==> flow/design.v <==
module ARITHMETIC_UNIT #(
parameter A_WIDTH = 16             ,  
parameter B_WIDTH = 16             ,  
parameter ALU_FUN_WIDTH = 2        ,  
parameter ALU_ARITH_OUT_WIDTH = 32 ,  
parameter ALU_ARITH_OUT_D_WIDTH = 32 )  
(  
  input wire [A_WIDTH-1:0] A,
  input wire [B_WIDTH-1:0] B,
  input wire [ALU_FUN_WIDTH-1:0] ALU_FUN,
  input wire CLK,
  input wire RST,
  input wire Arith_Enable,
  output reg [ALU_ARITH_OUT_WIDTH-1:0] Arith_OUT,
  output reg Carry_OUT,
  output reg Arith_Flag
  );
  reg [ALU_ARITH_OUT_D_WIDTH-1:0] Arith_D;
  reg Carry_OUT_D;
always@(posedge CLK or negedge RST)
begin
  if(!RST)
    begin
    Arith_OUT <= 'b0;
    Carry_OUT <= 'b0;
    end
  else
    begin
    Arith_OUT <= Arith_D;
    Carry_OUT <= Carry_OUT_D;
    end
end
always@(*)
  begin
    if (Arith_Enable)
      begin
      Carry_OUT_D = 1'b0;
      Arith_Flag = 1'b0;
      Arith_D = 16'b0;
    case(ALU_FUN)
      2'b00: 
      begin
      {Carry_OUT_D,Arith_D[A_WIDTH-1:0]} = A + B;  
      Arith_Flag = 1'b1;
        end
      2'b01: 
      begin
      Arith_D = A - B;   
      Arith_Flag = 1'b1;
        end
      2'b10:
      begin
       Arith_D = A * B;   
       Arith_Flag = 1'b1;
        end
      2'b11: 
      begin
      Arith_D = A / B;   
      Arith_Flag = 1'b1;
        end
    default:
    begin
     Arith_D = 16'b0;
     Carry_OUT_D = 1'b0;
     Arith_Flag = 1'b0;
    end
  endcase
end
else
  begin
    Arith_D = 16'b0;
    Carry_OUT_D = 1'b0;
    Arith_Flag = 1'b0;
    end
  end
endmodule
module CMP_UNIT #(
parameter A_WIDTH = 16             ,  
parameter B_WIDTH = 16             ,  
parameter ALU_FUN_WIDTH = 2        ,  
parameter ALU_CMP_OUT_WIDTH = 2 ,  
parameter ALU_CMP_OUT_D_WIDTH = 2 )  
  (
  input wire [A_WIDTH-1:0] A,
  input wire [B_WIDTH-1:0] B,
  input wire [ALU_FUN_WIDTH-1:0] ALU_FUN,
  input wire CLK,
  input wire RST,
  input wire CMP_Enable,
  output reg [ALU_CMP_OUT_WIDTH-1:0] CMP_OUT,
  output reg CMP_Flag
  );
  reg [ALU_CMP_OUT_D_WIDTH-1:0] CMP_D;
always@(posedge CLK or negedge RST)
begin
  if(!RST)
    CMP_OUT <= 16'b0;
  else
    CMP_OUT <= CMP_D;
end
always@(*)
  begin
    if (CMP_Enable)
      begin
    case(ALU_FUN)
      2'b01:
      begin
       CMP_D = (A == B) ? 16'b1 : 16'b0;   
       CMP_Flag = 1'b1;
        end
      2'b10: 
      begin
       CMP_D = (A > B) ? 16'b10 : 16'b0 ;   
       CMP_Flag = 1'b1;
       end
      2'b11:
      begin
       CMP_D = (A < B) ? 16'b11 : 16'b0;   
       CMP_Flag = 1'b1;
        end
    default:
    begin
     CMP_D = 16'b0;
     CMP_Flag = 1'b1;
    end
  endcase
  end
else
  begin
    CMP_D = 16'b0;
    CMP_Flag = 1'b0;
  end
  end
endmodule
module DECODER_UNIT #(
parameter ALU_FUN_WIDTH = 2    )      
  (
  input wire [1:0] ALU_FUN,
  output reg Arith_Enable,
  output reg Logic_Enable,
  output reg CMP_Enable,
  output reg Shift_Enable
  );
always@(*)
      begin
        Arith_Enable = 1'b0;
        Logic_Enable = 1'b0;
        CMP_Enable = 1'b0;
        Shift_Enable = 1'b0;
    case(ALU_FUN)
      2'b00: Arith_Enable = 1'b1 ;  
      2'b01: Logic_Enable = 1'b1 ; 
      2'b10: CMP_Enable = 1'b1 ; 
      2'b11: Shift_Enable = 1'b1 ; 
endcase
  end
endmodule
module LOGIC_UNIT #(
parameter A_WIDTH = 16             ,  
parameter B_WIDTH = 16             ,  
parameter ALU_FUN_WIDTH = 2        ,  
parameter ALU_LOGIC_OUT_WIDTH = 16 ,  
parameter ALU_LOGIC_OUT_D_WIDTH = 16 )  
  (
  input wire [A_WIDTH-1:0] a,
  input wire [B_WIDTH-1:0] b,
  input wire [ALU_FUN_WIDTH-1:0] ALU_FUN,
  input wire CLK,
  input wire RST,
  input wire Logic_Enable,
  output reg [ALU_LOGIC_OUT_WIDTH-1:0] Logic_OUT,
  output reg Logic_Flag
  );
  reg [ALU_LOGIC_OUT_D_WIDTH-1:0] Logic_D;
always@(posedge CLK or negedge RST)
begin
  if(!RST)
    Logic_OUT <= 16'b0;
  else
    Logic_OUT <= Logic_D;
end
always@(*)
  begin
    if (Logic_Enable)
      begin
      Logic_D = 16'b0;
      Logic_Flag = 1'b0;
    case(ALU_FUN)
      2'b00:
      begin
       Logic_D = (a & b);  
       Logic_Flag = 1'b1;
        end
      2'b01:
      begin
       Logic_D = (a | b);   
       Logic_Flag = 1'b1;
        end
      2'b10:
      begin
       Logic_D = ~(a & b);   
       Logic_Flag = 1'b1;
        end
      2'b11:
      begin
       Logic_D = ~(a | b);   
       Logic_Flag = 1'b1;
        end
    default:
    begin
     Logic_D = 16'b0;
     Logic_Flag = 1'b0;
      end
  endcase
end
else
  begin
    Logic_D = 16'b0;
    Logic_Flag = 1'b0;
  end
  end
endmodule
module SHIFT_UNIT #(
parameter A_WIDTH = 16             ,  
parameter B_WIDTH = 16             ,  
parameter ALU_FUN_WIDTH = 2        ,  
parameter ALU_SHIFT_OUT_WIDTH = 16 ,  
parameter ALU_SHIFT_OUT_D_WIDTH = 16 )  
  (
  input wire [A_WIDTH-1:0] A,
  input wire [B_WIDTH-1:0] B,
  input wire [ALU_FUN_WIDTH-1:0] ALU_FUN,
  input wire CLK,
  input wire RST,
  input wire Shift_Enable,
  output reg [ALU_SHIFT_OUT_WIDTH-1:0] Shift_OUT,
  output reg Shift_Flag
  );
  reg [ALU_SHIFT_OUT_D_WIDTH-1:0] Shift_D;
always@(posedge CLK or negedge RST)
begin
  if(!RST)
    Shift_OUT <= 16'b0;
  else
    Shift_OUT <= Shift_D;
end
always@(*)
  begin
    if (Shift_Enable)
      begin
    case(ALU_FUN)
      2'b00:
      begin
       Shift_D = A >> 1 ; 
       Shift_Flag = 1'b1;
         end
      2'b01:
      begin
       Shift_D = A << 1;   
       Shift_Flag = 1'b1;
        end
      2'b10:
      begin
       Shift_D = B >> 1;   
       Shift_Flag = 1'b1;
        end
      2'b11:
      begin
       Shift_D = B << 1;   
       Shift_Flag = 1'b1;
        end
    default:
    begin
     Shift_D = 16'b0;
     Shift_Flag = 1'b0;
      end
  endcase
  end
else
  begin
    Shift_D = 16'b0;
    Shift_Flag = 1'b0;
  end
  end
endmodule
module ALU_TOP #(
parameter A_WIDTH = 16             ,  
parameter B_WIDTH = 16             ,  
parameter ALU_FUN_WIDTH = 4        ,  
parameter ALU_ARITH_OUT_WIDTH = 32 ,  
parameter ALU_LOGIC_OUT_WIDTH = 16 ,  
parameter ALU_CMP_OUT_WIDTH   = 2  ,  
parameter ALU_SHIFT_OUT_WIDTH = 16 )  
( 
  input wire [A_WIDTH-1:0] A_TOP,
  input wire [B_WIDTH-1:0] B_TOP,
  input wire [ALU_FUN_WIDTH-1:0] ALU_FUN_TOP,
  input wire CLK_TOP,
  input wire RST_TOP,
  output wire [ALU_ARITH_OUT_WIDTH-1:0] Arith_OUT_TOP,
  output wire Carry_OUT_TOP,
  output wire Arith_Flag_TOP,
  output wire [ALU_LOGIC_OUT_WIDTH-1:0] Logic_OUT_TOP,
  output wire Logic_Flag_TOP, 
  output wire [ALU_CMP_OUT_WIDTH-1:0] CMP_OUT_TOP,
  output wire CMP_Flag_TOP,
  output wire [ALU_SHIFT_OUT_WIDTH-1:0] Shift_OUT_TOP,
  output wire Shift_Flag_TOP
   );
wire                                   Arith_Enable_TOP ;  
wire                                   Logic_Enable_TOP ; 
wire                                   CMP_Enable_TOP   ;  
wire                                   Shift_Enable_TOP ; 
DECODER_UNIT  U_decoder_unit  (
.ALU_FUN(ALU_FUN_TOP[3:2]),
.Arith_Enable(Arith_Enable_TOP),
.Logic_Enable(Logic_Enable_TOP),
.CMP_Enable(CMP_Enable_TOP),
.Shift_Enable(Shift_Enable_TOP)
);  
ARITHMETIC_UNIT U_arithmetic_unit (
.A(A_TOP),
.B(B_TOP),
.ALU_FUN(ALU_FUN_TOP[1:0]),
.CLK(CLK_TOP),
.RST(RST_TOP),
.Arith_Enable(Arith_Enable_TOP),
.Arith_OUT(Arith_OUT_TOP),
.Carry_OUT(Carry_OUT_TOP),
.Arith_Flag(Arith_Flag_TOP)
);
LOGIC_UNIT U_logic_unit (
.a(A_TOP),
.b(B_TOP),
.ALU_FUN(ALU_FUN_TOP[1:0]),
.CLK(CLK_TOP),
.RST(RST_TOP),
.Logic_Enable(Logic_Enable_TOP),
.Logic_OUT(Logic_OUT_TOP),
.Logic_Flag(Logic_Flag_TOP)
);
CMP_UNIT U_cmp_unit (
.A(A_TOP),
.B(B_TOP),
.ALU_FUN(ALU_FUN_TOP[1:0]),
.CLK(CLK_TOP),
.RST(RST_TOP),
.CMP_Enable(CMP_Enable_TOP),
.CMP_OUT(CMP_OUT_TOP),
.CMP_Flag(CMP_Flag_TOP)
);
SHIFT_UNIT U_shifter_unit (
.A(A_TOP),
.B(B_TOP),
.ALU_FUN(ALU_FUN_TOP[1:0]),
.CLK(CLK_TOP),
.RST(RST_TOP),
.Shift_Enable(Shift_Enable_TOP),
.Shift_OUT(Shift_OUT_TOP),
.Shift_Flag(Shift_Flag_TOP)
);
 endmodule
== From RTL to reports: ALU_TOP ==
What the tools print for ALU_TOP, step after step.
Lines are those of the file above, counted from 1.
Cell names lack the library's common part.
Not given: -
Set-up
  top module: ALU_TOP
  clock port: CLK_TOP
  standard-cell library: sky130hd
  timing corner: tt_025C_1v80

== After elaboration ==
Yosys after proc, flatten, opt, wreduce and memory -nomap, before mapping. Enables and synchronous resets that opt folds into registers are not counted as muxes. Memory bits, and registers merged into a memory's read port (data or address), are not among the register bits. Print and check cells are not counted. Equal cells are merged and count once.
Cells by class
  mux-type cells: 23
  equal/unequal tests: 7
  $mul: 1
  div/mod/pow operators: 1
  add/subtract/negate cells: 2
  bitwise gates (word level): 4
  reduce/logical cells: 8
  magnitude comparators: 2
Operators by type and width (count)
  divider 16 x 16 -> 32 bit: 1
  multiplier 16 x 16 -> 32 bit: 1
  parallel mux 16 bit (select 4 bit): 4
  NOT 16 bit: 2
  two-way mux 32 bit: 1
  two-way mux 16 bit: 2
  adder 16 x 16 -> 17 bit: 1
  subtractor 16 x 16 -> 17 bit: 1
  > comparator 16 bit: 1
  less-than comparator 16 bit: 1
  equality test 16 bit: 1
  bitwise AND 16 bit: 1
  OR 16 bit: 1
  OR reduction 3 bit: 5
  parallel mux 1 bit (select 2 bit): 5
  equality test 2 bit with constant B: 4
  two-way mux 1 bit: 7
  parallel mux 2 bit (select 3 bit): 1
  two-way mux 2 bit: 3
  equality test 2 x 1 -> 1 bit with constant B: 2
  zero test 2 bit: 2
  OR reduction 4 bit: 1
Word-level totals
  elaborated cells: 53
  flip-flop bits (word level): 67

== Logic depth ==
Longest topological path by Yosys (ltp), each cell counted once; first at word level (registers and memories cut), then after technology mapping (sequential cells cut; the memories' decode and read muxes count).
Depth
  word-level depth: 4
  ABC_AREA: 0
  mapped depth: 467
  gate-level depth less buffers: 427

== Netlist ==
Source: synth_stat.txt of the flow (Yosys; design flattened, memories mapped). It holds for the ABC_AREA given above (unset counts as 0); a run with the other value may have another netlist.
Mapped netlist
  sequential part of the area: 1676.6 um^2
  cell count: 4609
  chip area (Yosys): 34825.9 um^2
  flip-flops: 67
  buffer cells: 164
Cell types (count)
  ha_1: 546
  fa_1: 196
  nor2_1: 475
  nand2_1: 457
  dfrtp_1: 67
  o21a_1: 208
  a21oi_1: 273
  xnor2_1: 149
  inv_1: 325
  nor3_1: 231
  mux2_2: 90
  o21ai_0: 194
  o31ai_1: 103
  a21o_1: 85
  xor2_1: 71
  clkbuf_1: 124
  mux2i_1: 43
  o211ai_1: 50
Not listed: further types 101, cells in them 922.
The figures by module come from a second, unflattened synthesis with its own total; it is not the netlist above.
Second synthesis, totals
  cells (unflattened synthesis): 4581
  area total of the unflattened synthesis: 34928.5 um^2
Each row is one instance without its submodules.
By module
  ARITHMETIC_UNIT: instances 1, cells 4396, area 32880.3 um^2, sequential area 825.8 um^2
  LOGIC_UNIT: instances 1, cells 56, area 789.5 um^2, sequential area 400.4 um^2
  SHIFT_UNIT: instances 1, cells 55, area 714.4 um^2, sequential area 400.4 um^2
  CMP_UNIT: instances 1, cells 70, area 518.0 um^2, sequential area 50.0 um^2
  DECODER_UNIT: instances 1, cells 4, area 26.3 um^2, sequential area 0.0 um^2
  ALU_TOP: instances 1, cells 0, area 0.0 um^2, sequential area 0.0 um^2

== Path before layout ==
Path of least setup slack by OpenSTA after synthesis, without wires, with an ideal clock, recovery checks aside; 20% of the period is set as input and as output delay. Where synthesis merged equal registers, the netlist keeps one of their names.
Timing post-synthesis
  kind: input -> register
  start point: input B_TOP[1]
  end point: register U_arithmetic_unit.Arith_OUT[0]
  slack: -4.921 ns
  arrival time: 110.792 ns
  data required time: 105.870 ns
  stages: 441
  path delay: 89.722 ns
  clock period: 106.0 ns
  external input delay: 21.200 ns
  buffers on the path: 46
  synthesis period reached: 110.921 ns
"path delay" is the arrival time less input delay plus setup time.
"stages" counts driving pins, that of a launching flip-flop among them; a cell with two outputs on the path counts twice.
"synthesis period reached" = period - worst setup slack (recovery checks aside). The figure is calculated, with input and output delays left at 20% of the set period.
Between the ends stands the longest chain of elaborated cells between them, by number of cells; it is not shown to be the way that was timed. Of several equally long chains one is given.
A line is the first line of the expression or statement that the cell stems from. Yosys adds cells for indexed reads and writes and turns some case tables into memories.
Between the ends, post-synthesis
  cell sequence: clkbuf_1 -> clkinv_1 -> ha_1 -> o21a_1 -> nor2_1 -> nor3_1 -> ha_1 -> o21a_1 -> or3_1 -> a2111oi_2 -> nor2_1 -> ha_1 -> o21a_1 -> o31a_1 -> o21ai_1 -> mux2_2 -> ha_1 -> nor3_1 -> [... 405 more ...] -> nor2b_1 -> o21ai_0 -> nand2b_1 -> a21oi_1 -> nor2b_1 -> o21ai_0 -> nand2b_1 -> a21oi_1 -> nor2b_1 -> o21ai_0 -> nand4b_1 -> a211oi_1 -> nand3_1 -> a21oi_1 -> o2111ai_1 -> or3_1 -> a211oi_1 -> a31oi_1
  length of the longest elaborated chain: 3
Ends and longest elaborated chain, post-synthesis
  from (decl): line 296  | input wire [B_WIDTH-1:0] B_TOP,
  divider 16 x 16 -> 32 bit: line 58  | Arith_D = A / B;
  parallel mux 16 bit (select 4 bit): line 40  | case(ALU_FUN)
  two-way mux 32 bit: line 35  | if (Arith_Enable)
  to (assign): line 24  | Arith_OUT <= 'b0;
  to (assign): line 29  | Arith_OUT <= Arith_D;
  to (decl): line 14  | output reg [ALU_ARITH_OUT_WIDTH-1:0] Arith_OUT,

== Worst path after layout ==
From the final timing report of run 1: the path of least setup slack in the routed layout; clock arrival at registers is part of the times.
Timing post-layout
  kind: input -> register
  start point: input B_TOP[4]
  end point: register U_arithmetic_unit.Arith_OUT[0]
  buffers on the path: 23
  slack: -12.95 ns
  data required time: 78.98 ns
  stages: 415
  arrival time: 91.93 ns
  external input delay: 15.74 ns
  clock period: 78.7 ns
Between the ends stands the longest chain of elaborated cells between them, by number of cells; it is not shown to be the way that was timed. Of several equally long chains one is given.
Between the ends, post-layout
  cell sequence: clkdlybuf4s50_1 -> nor3_2 -> buf_4 -> nand3b_1 -> nor3_4 -> ha_4 -> o21a_1 -> or3_4 -> a2111oi_4 -> nor2_1 -> ha_1 -> o21a_1 -> o31a_1 -> o21ai_4 -> mux2_4 -> ha_4 -> nor3_4 -> a211oi_2 -> [... 379 more ...] -> nor2b_1 -> o21ai_1 -> nand2b_1 -> a21oi_2 -> nor2b_1 -> o21ai_1 -> nand2b_1 -> a21oi_1 -> nor2b_1 -> o21ai_1 -> nand4b_1 -> a211oi_2 -> nand3_1 -> a21oi_1 -> o2111ai_1 -> or3_1 -> a211oi_2 -> a31oi_1
  length of the longest elaborated chain: 3
Ends and longest elaborated chain, post-layout
  from (decl): line 296  | input wire [B_WIDTH-1:0] B_TOP,
  divider 16 x 16 -> 32 bit: line 58  | Arith_D = A / B;
  parallel mux 16 bit (select 4 bit): line 40  | case(ALU_FUN)
  two-way mux 32 bit: line 35  | if (Arith_Enable)
  to (assign): line 24  | Arith_OUT <= 'b0;
  to (assign): line 29  | Arith_OUT <= Arith_D;
  to (decl): line 14  | output reg [ALU_ARITH_OUT_WIDTH-1:0] Arith_OUT,

Subject: flow runs of ALU_TOP

Hi,

Design ALU_TOP on sky130hd. What follows are 2 stored runs of the flow, each under its own settings; their order means nothing. The constraints put input and output delay at 20% of the set period each and load the outputs with 0.01 pF.
By "achieved clock period (ns)" is meant the clock period of the run minus its worst setup slack. This is arithmetic on one report: input and output delays are still those of the set period (20% each).
"worst setup path time (ns)": the worst setup path's part of the clock period (all of it between registers, 20% less for each end at a port) less its slack. A launch clock that arrives late makes it longer, a capture clock that arrives late makes it shorter.

Flow files of run 1
==> flow/run.sh <==
#!/bin/bash
# the make line also repeats the synthesis and layout settings of config.mk as NAME=value (left out here)
make -C /OpenROAD-flow-scripts/flow DESIGN_CONFIG=/design/flow/config.mk WORK_HOME=/design/flow/orfs CLKGATE_MAP_FILE= finish
==> flow/config.mk <==
export PLATFORM = sky130hd
export DESIGN_NAME = ALU_TOP
export DESIGN_NICKNAME = ALU_TOP
export VERILOG_FILES = /design/flow/design.v
export SDC_FILE = /design/flow/constraint.sdc
export NUM_CORES = 4
export LEC_CHECK = 0
export ABC_AREA = 0
export CAP_MARGIN = 20
export CELL_PAD_IN_SITES_GLOBAL_PLACEMENT = 1
export CORE_MARGIN = 6
export CORE_UTILIZATION = 35
export GPL_ROUTABILITY_DRIVEN = 1
export MAX_ROUTING_LAYER = met4
export MIN_ROUTING_LAYER = met1
export PLACE_DENSITY_LB_ADDON = 0.11
export SETUP_SLACK_MARGIN = 5.0
export SLEW_MARGIN = 20
==> flow/constraint.sdc <==
create_clock -name core_clock -period 78.7 [get_ports {CLK_TOP}]
set_input_delay 15.7400 -clock core_clock [delete_from_list [all_inputs] [get_ports {CLK_TOP}]]
set_output_delay 15.7400 -clock core_clock [all_outputs]
set_load 0.01 [all_outputs]

report of run 1
yosys chip area after synthesis (um^2): 34825.9
finish__design__die__area: 107217.0
finish__design__instance__area__stdcell: 52899.5
finish__design__instance__utilization: 0.5375
finish__timing__setup__ws: -12.949
finish__timing__setup__tns: -31.238
finish__timing__hold__ws: 15.198
achieved clock period (ns): 91.649
worst setup path time (ns): 75.91
worst setup path kind: input -> register

Flow files of run 2
==> flow/run.sh <==
#!/bin/bash
# the make line also repeats the synthesis and layout settings of config.mk as NAME=value (left out here)
make -C /OpenROAD-flow-scripts/flow DESIGN_CONFIG=/design/flow/config.mk WORK_HOME=/design/flow/orfs CLKGATE_MAP_FILE= finish
==> flow/config.mk <==
export PLATFORM = sky130hd
export DESIGN_NAME = ALU_TOP
export DESIGN_NICKNAME = ALU_TOP
export VERILOG_FILES = /design/flow/design.v
export SDC_FILE = /design/flow/constraint.sdc
export NUM_CORES = 4
export LEC_CHECK = 0
export CAP_MARGIN = 10
export CELL_PAD_IN_SITES_GLOBAL_PLACEMENT = 0
export CORE_ASPECT_RATIO = 1.62
export CORE_MARGIN = 2
export CORE_UTILIZATION = 18
export GPL_TIMING_DRIVEN = 0
export MAX_ROUTING_LAYER = met5
export PLACE_DENSITY_LB_ADDON = 0.09
export SLEW_MARGIN = 20
==> flow/constraint.sdc <==
create_clock -name core_clock -period 76.3 [get_ports {CLK_TOP}]
set_input_delay 15.2600 -clock core_clock [delete_from_list [all_inputs] [get_ports {CLK_TOP}]]
set_output_delay 15.2600 -clock core_clock [all_outputs]
set_load 0.01 [all_outputs]

report of run 2
yosys chip area after synthesis (um^2): 34825.9
finish__design__die__area: 197114.0
finish__design__instance__area__stdcell: 47212.8
finish__design__instance__utilization: 0.2454
finish__timing__setup__ws: -21.412
finish__timing__setup__tns: -71.617
finish__timing__hold__ws: 14.789
achieved clock period (ns): 97.712
worst setup path time (ns): 82.45
worst setup path kind: input -> register

Regards
